==> flow/design.v <==
`timescale 1ns/1ps
`timescale 1ns/1ps
module FIFO_8(clk, rst_n, wen, ren, din, dout, error);
	input clk;
	input rst_n;
	input wen, ren;
	input [7:0] din;
	output reg [7:0] dout;
	output reg error;
	parameter N=8;
	reg [N-1:0] memory [N-1:0];
	reg [2:0] wp,rp;
	reg empty;
	always @(posedge clk)begin
		if(rst_n==1'b0) begin
			wp<=3'b000;
			rp<=3'b000;
			empty<=1'b0;
		end
		else begin
			if ((wp==rp && empty==1'b1 && wen)||(empty==1'b0 && ren)) begin
				error<=1'b1;
			end
			else begin
				error<=1'b0;
				if(ren==1'b1) begin  
					dout<=memory[rp];
					rp<=((rp==3'b111)?(3'b000):(rp + 1));
					if((wp==3'b000&&rp==3'b111)||((rp+3'b001)==wp))begin
						empty<=1'b0;
					end
				end
				else if(wen==1'b1) begin  
					memory[wp]<=din;
					wp<=((wp==3'b111)?(3'b000):(wp + 1));
					empty<=1'b1;
				end
			end
		end
	end
endmodule
module Round_Robin_Arbiter(clk, rst_n, wen, a, b, c, d, dout, valid);
	input clk;
	input rst_n;
	input [3:0] wen;
	input [7:0] a, b, c, d;
	output [7:0] dout;
	output valid;
	reg [1:0] state;
	wire [3:0] ren;
	wire [3:0] fifo_error;		 
	wire [8:0] fifo_out [3:0];	 
	assign ren = {4'b0001<<(state)};	 
	assign valid = (~&fifo_error);		 
	assign dout = { {8{valid}} & {fifo_out[state]} };		 
	always @(posedge clk) begin
		if(rst_n==1'b0) begin
			state <= 2'b00;
		end
		else begin
			state <= (state==2'b11) ?  2'b00 : state + 2'b01;
		end
	end
	FIFO_8 fifo_a(
		.clk(clk), 
		.rst_n(rst_n), 
		.wen(wen[0]), 
		.ren(ren[0]), 
		.din(a), 
		.dout(fifo_out[0]), 
		.error(fifo_error[0])
	);
	FIFO_8 fifo_b(
		.clk(clk), 
		.rst_n(rst_n), 
		.wen(wen[1]), 
		.ren(ren[1]), 
		.din(b), 
		.dout(fifo_out[1]), 
		.error(fifo_error[1])
	);
	FIFO_8 fifo_c(
		.clk(clk), 
		.rst_n(rst_n), 
		.wen(wen[2]), 
		.ren(ren[2]), 
		.din(c), 
		.dout(fifo_out[2]), 
		.error(fifo_error[2])
	);
	FIFO_8 fifo_d(
		.clk(clk), 
		.rst_n(rst_n), 
		.wen(wen[3]), 
		.ren(ren[3]), 
		.din(d), 
		.dout(fifo_out[3]), 
		.error(fifo_error[3])
	);
endmodule
* Reports on Round_Robin_Arbiter
The steps from the RTL of Round_Robin_Arbiter to its reports follow in flow order.
Lines are those of the file above, counted from 1.
Operators carry their Yosys type and port widths (W data, S select, Z words).
Cell names lack the library's common part.
Not given: --
- Top module :: Round_Robin_Arbiter
- Clock input :: clk
- Cell library :: sky130hd
- Corner :: tt_025C_1v80

* After elaboration
Counts by Yosys on the flattened word-level netlist (proc, flatten, opt, wreduce; memories kept). Register bits leave out memories and registers merged into their read ports (data or address). Print and check cells are left out.
Yosys's memory passes give these memory sizes; they may raise the number of words (mostly to a power of two), join words into wider ones and drop unused or constant bits.
- Reductions and logical operators :: 52
- Muxes and demuxes :: 73
- Equal/unequal tests :: 23
- Shift operators :: 1
- Add/subtract/negate cells :: 13
- Bitwise gates (word level) :: 14
** Operators by type and width (count)
- $mux W8 :: 16
- $mux W3 :: 24
- $add A3 B1 Y3 const B :: 12
- $reduce_and A3 Y1 :: 12
- $pmux W8 S4 :: 1
- $mux W1 :: 32
- $eq A3 B3 Y1 :: 8
- $eq A3 B3 Y1 const B :: 8
- $logic_and A1 B1 Y1 :: 16
- $not A1 Y1 :: 13
- $logic_not A3 Y1 :: 4
- $logic_or A1 B1 Y1 :: 8
- $ne A2 B1 Y1 const B :: 4
- $reduce_and A2 Y1 :: 4
- $reduce_bool A2 Y1 :: 4
- $and A8 B8 Y8 :: 1
- $shl A1 B2 Y4 const A :: 1
- $eq A2 B2 Y1 const B :: 2
- $reduce_and A4 Y1 :: 1
- $add A2 B1 Y2 const B :: 1
- $eq A2 B1 Y1 const B :: 1
- $logic_not A2 Y1 :: 1
- $reduce_or A2 Y1 :: 1
- $logic_not A1 Y1 :: 1
- Output and inout bits :: 9
- Memory cells :: 4
- Clocked read ports x word width :: 32
- Input port bits :: 38
- Elaborated cells :: 197
- Flip-flop bits (word level) :: 34
- Bits in writable memories :: 256
** Memory list
- fifo_a.memory :: depth 8, bits a word 8, rd ports 1, write ports 1, line 11 : reg [N-1:0] memory [N-1:0];
- fifo_b.memory :: depth 8, bits a word 8, rd ports 1, write ports 1, line 11
- fifo_c.memory :: depth 8, bits a word 8, rd ports 1, write ports 1, line 11
- fifo_d.memory :: depth 8, bits a word 8, rd ports 1, write ports 1, line 11

* Longest topological paths
Longest topological path by Yosys (ltp), each cell counted once; first at word level (registers and memories cut), then after technology mapping (sequential cells cut; the memories' decode and read muxes count).
- Word-level depth :: 6
- ABC_AREA :: 0
- Gate-level depth with buffers :: 7
- Mapped depth without buffers :: 5

* Netlist
Yosys stat after the flow's synthesis: flattened, memories mapped to cells. It holds for the ABC_AREA given above (unset counts as 0); a run with the other value may have another netlist.
- Sequential area :: 9369.0 sq um
- Flip-flops :: 322
- Cells in the netlist :: 757
- Chip area (Yosys) :: 13461.7 sq um
- Buffers :: 48
** Cells by type (count)
- edfxtp_1 :: 292
- mux4_2 :: 64
- dfxtp_1 :: 30
- mux2_2 :: 27
- ha_1 :: 24
- nand2_1 :: 80
- mux2i_1 :: 25
- xor2_1 :: 11
- inv_1 :: 23
- buf_2 :: 17
- nor4_1 :: 13
- a222oi_1 :: 8
- clkbuf_1 :: 19
- and2_1 :: 11
- xnor2_1 :: 7
- a2111oi_2 :: 4
- o21a_1 :: 8
- buf_6 :: 5
Not listed: further types 28, cells in them 89.
By module: a second synthesis without flattening, with its own total; a netlist apart from the flattened one above.
- Cell total of the unflattened synthesis :: 737
- Area total of the unflattened synthesis :: 13715.7 sq um
Each row is one instance without its submodules.
** By module
- FIFO_8 :: instances 4, seq. area 2332.2 sq um, area 3326.9 sq um, cells 172
- Round_Robin_Arbiter :: instances 1, seq. area 40.0 sq um, area 407.9 sq um, cells 49

* Path before layout
Path of least setup slack by OpenSTA after synthesis, without wires, with an ideal clock, recovery checks aside; 20% of the period is set as input and as output delay. Where synthesis merged equal registers, the netlist keeps one of their names.
- Kind :: flip-flop to flip-flop
- Start point :: reg fifo_b.rp[0]
- End point :: mem fifo_b.memory[0][0]
- Time at the first pin :: 0 ps
- Clock period :: 2890 ps
- Path buffers :: 2
- Setup slack :: 452 ps
- Path delay :: 2438 ps
- Library setup time :: 398 ps
- Stages :: 6
- Data arrival time :: 2040 ps
- Data required time :: 2492 ps
- Synthesis period reached :: 2438 ps
"path delay" is the arrival time less input delay plus setup time.
"stages" counts driving pins, that of a launching flip-flop among them; a cell with two outputs on the path counts twice.
"synthesis period reached" is the clock period less the worst setup slack; recovery checks do not enter. This is arithmetic on one report: input and output delays are still those of the set period (20% each).
Between the ends stands the longest chain of elaborated cells between them, by number of cells; it is not shown to be the way that was timed. Of several equally long chains one is given.
A line is the first line of the expression or statement that the cell stems from. Yosys adds cells for indexed reads and writes and turns some case tables into memories.
Only ways into the end's enable, where the timed path ends, are counted here.
- Cell sequence :: dfxtp_1 buf_6 xor2_1 o41ai_2 buf_6 nor4b_1
- Cells in the longest elaborated chain :: 6
- Elaborated cells on any way between the ends :: 8
- Source lines of those cells :: 2
** RTL lines, path after synthesis
- start: declaration :: line 12 : reg [2:0] wp,rp;
- start: assignment :: line 17 : rp<=3'b000;
- start: assignment :: line 28 : rp<=((rp==3'b111)?(3'b000):(rp + 1));
- $eq A3 B3 Y1 :: line 21 : if ((wp==rp && empty==1'b1 && wen)||(empty==1'b0 && ren)) begin
- $logic_and A1 B1 Y1 x2 :: line 21
- $logic_or A1 B1 Y1 :: line 21
- $mux W3 :: line 21
- $mux W3 :: line 15 : if(rst_n==1'b0) begin
- end: declaration :: line 11 : reg [N-1:0] memory [N-1:0];

* Timing after layout
From the final timing report of record 1: the path of least setup slack in the routed layout; clock arrival at registers is part of the times.
The report prints the path's times to 10 ps; the period is as set.
- Kind :: flip-flop to output port
- Start point :: reg state[1]
- End point :: out dout[3]
- Data required time :: 1790 ps
- Time at the first pin :: 510 ps
- Data arrival time :: 1930 ps
- Path buffers :: 2
- Setup slack :: -140 ps
- Stages :: 8
- Clock period :: 2240 ps
Between the ends stands the longest chain of elaborated cells between them, by number of cells; it is not shown to be the way that was timed. Of several equally long chains one is given.
- Cell sequence :: dfxtp_4 inv_4 ha_4 buf_6 a222oi_1 o21a_1 nor2_1 buf_2
- Cells in the longest elaborated chain :: 3
- Elaborated cells on any way between the ends :: 6
** RTL lines, path post-layout
- start: declaration :: line 49 : reg [1:0] state;
- start: assignment :: line 58 : state <= 2'b00;
- start: assignment :: line 61 : state <= (state==2'b11) ? 2'b00 : state + 2'b01;
- $eq A2 B2 Y1 :: line 55 : assign dout = { {8{valid}} & {fifo_out[state]} };
- $pmux W8 S4 :: line 55
- $and A8 B8 Y8 :: line 55
- end: declaration :: line 47 : output [7:0] dout;

Round_Robin_Arbiter through Yosys and OpenROAD on sky130hd: 2 stored runs, unordered, with their settings and measured results. The constraints put input and output delay at 20% of the set period each and load the outputs with 0.01 pF.
"clock period reached" means the clock period less the worst setup slack. The figure is calculated, with input and output delays left at 20% of the set period.
"allowed time less slack (worst setup path)" means the part of the period allowed to the worst setup path (the constraints hold back 20% at inputs and 20% at outputs) less its slack; where the path has registers, the arrival times of their clocks count too.
"total power after layout" is the tool's figure for a default switching activity; nothing was simulated.
"allowed time less slack (worst setup path)" is known to 10 ps.

** Record 1
- Settings :: period_ns=2.24; CORE_UTILIZATION=41; SETUP_SLACK_MARGIN=0.04; PLACE_DENSITY_LB_ADDON=0.09; CORE_ASPECT_RATIO=0.74; CAP_MARGIN=25; MAX_ROUTING_LAYER=met4; CORE_MARGIN=2; SLEW_MARGIN=20
- Allowed time less slack (worst setup path) :: 1930 ps
- Worst path kind :: flip-flop to output port
- Clock period reached :: 2375 ps
- Setup slack of the worst path :: -135 ps
- Standard-cell area after routing :: 16085.4 sq um
- Post-synthesis cell area :: 13461.7 sq um
- Summed negative setup slack :: -737 ps
- Post-route worst hold slack :: 468 ps
- Total power after layout :: 14.204 mW
- Full die area :: 34315.6 sq um

** Record 2
- Settings :: period_ns=2.44; CORE_UTILIZATION=70; CAP_MARGIN=20; CORE_MARGIN=2; SLEW_MARGIN=20
- Allowed time less slack (worst setup path) :: 2060 ps
- Worst path kind :: flip-flop to output port
- Clock period reached :: 2547 ps
- Setup slack of the worst path :: -107 ps
- Standard-cell area after routing :: 15466.1 sq um
- Post-synthesis cell area :: 13461.7 sq um
- Summed negative setup slack :: -324 ps
- Post-route worst hold slack :: 306 ps
- Total power after layout :: 12.261 mW
- Full die area :: 20356.2 sq um
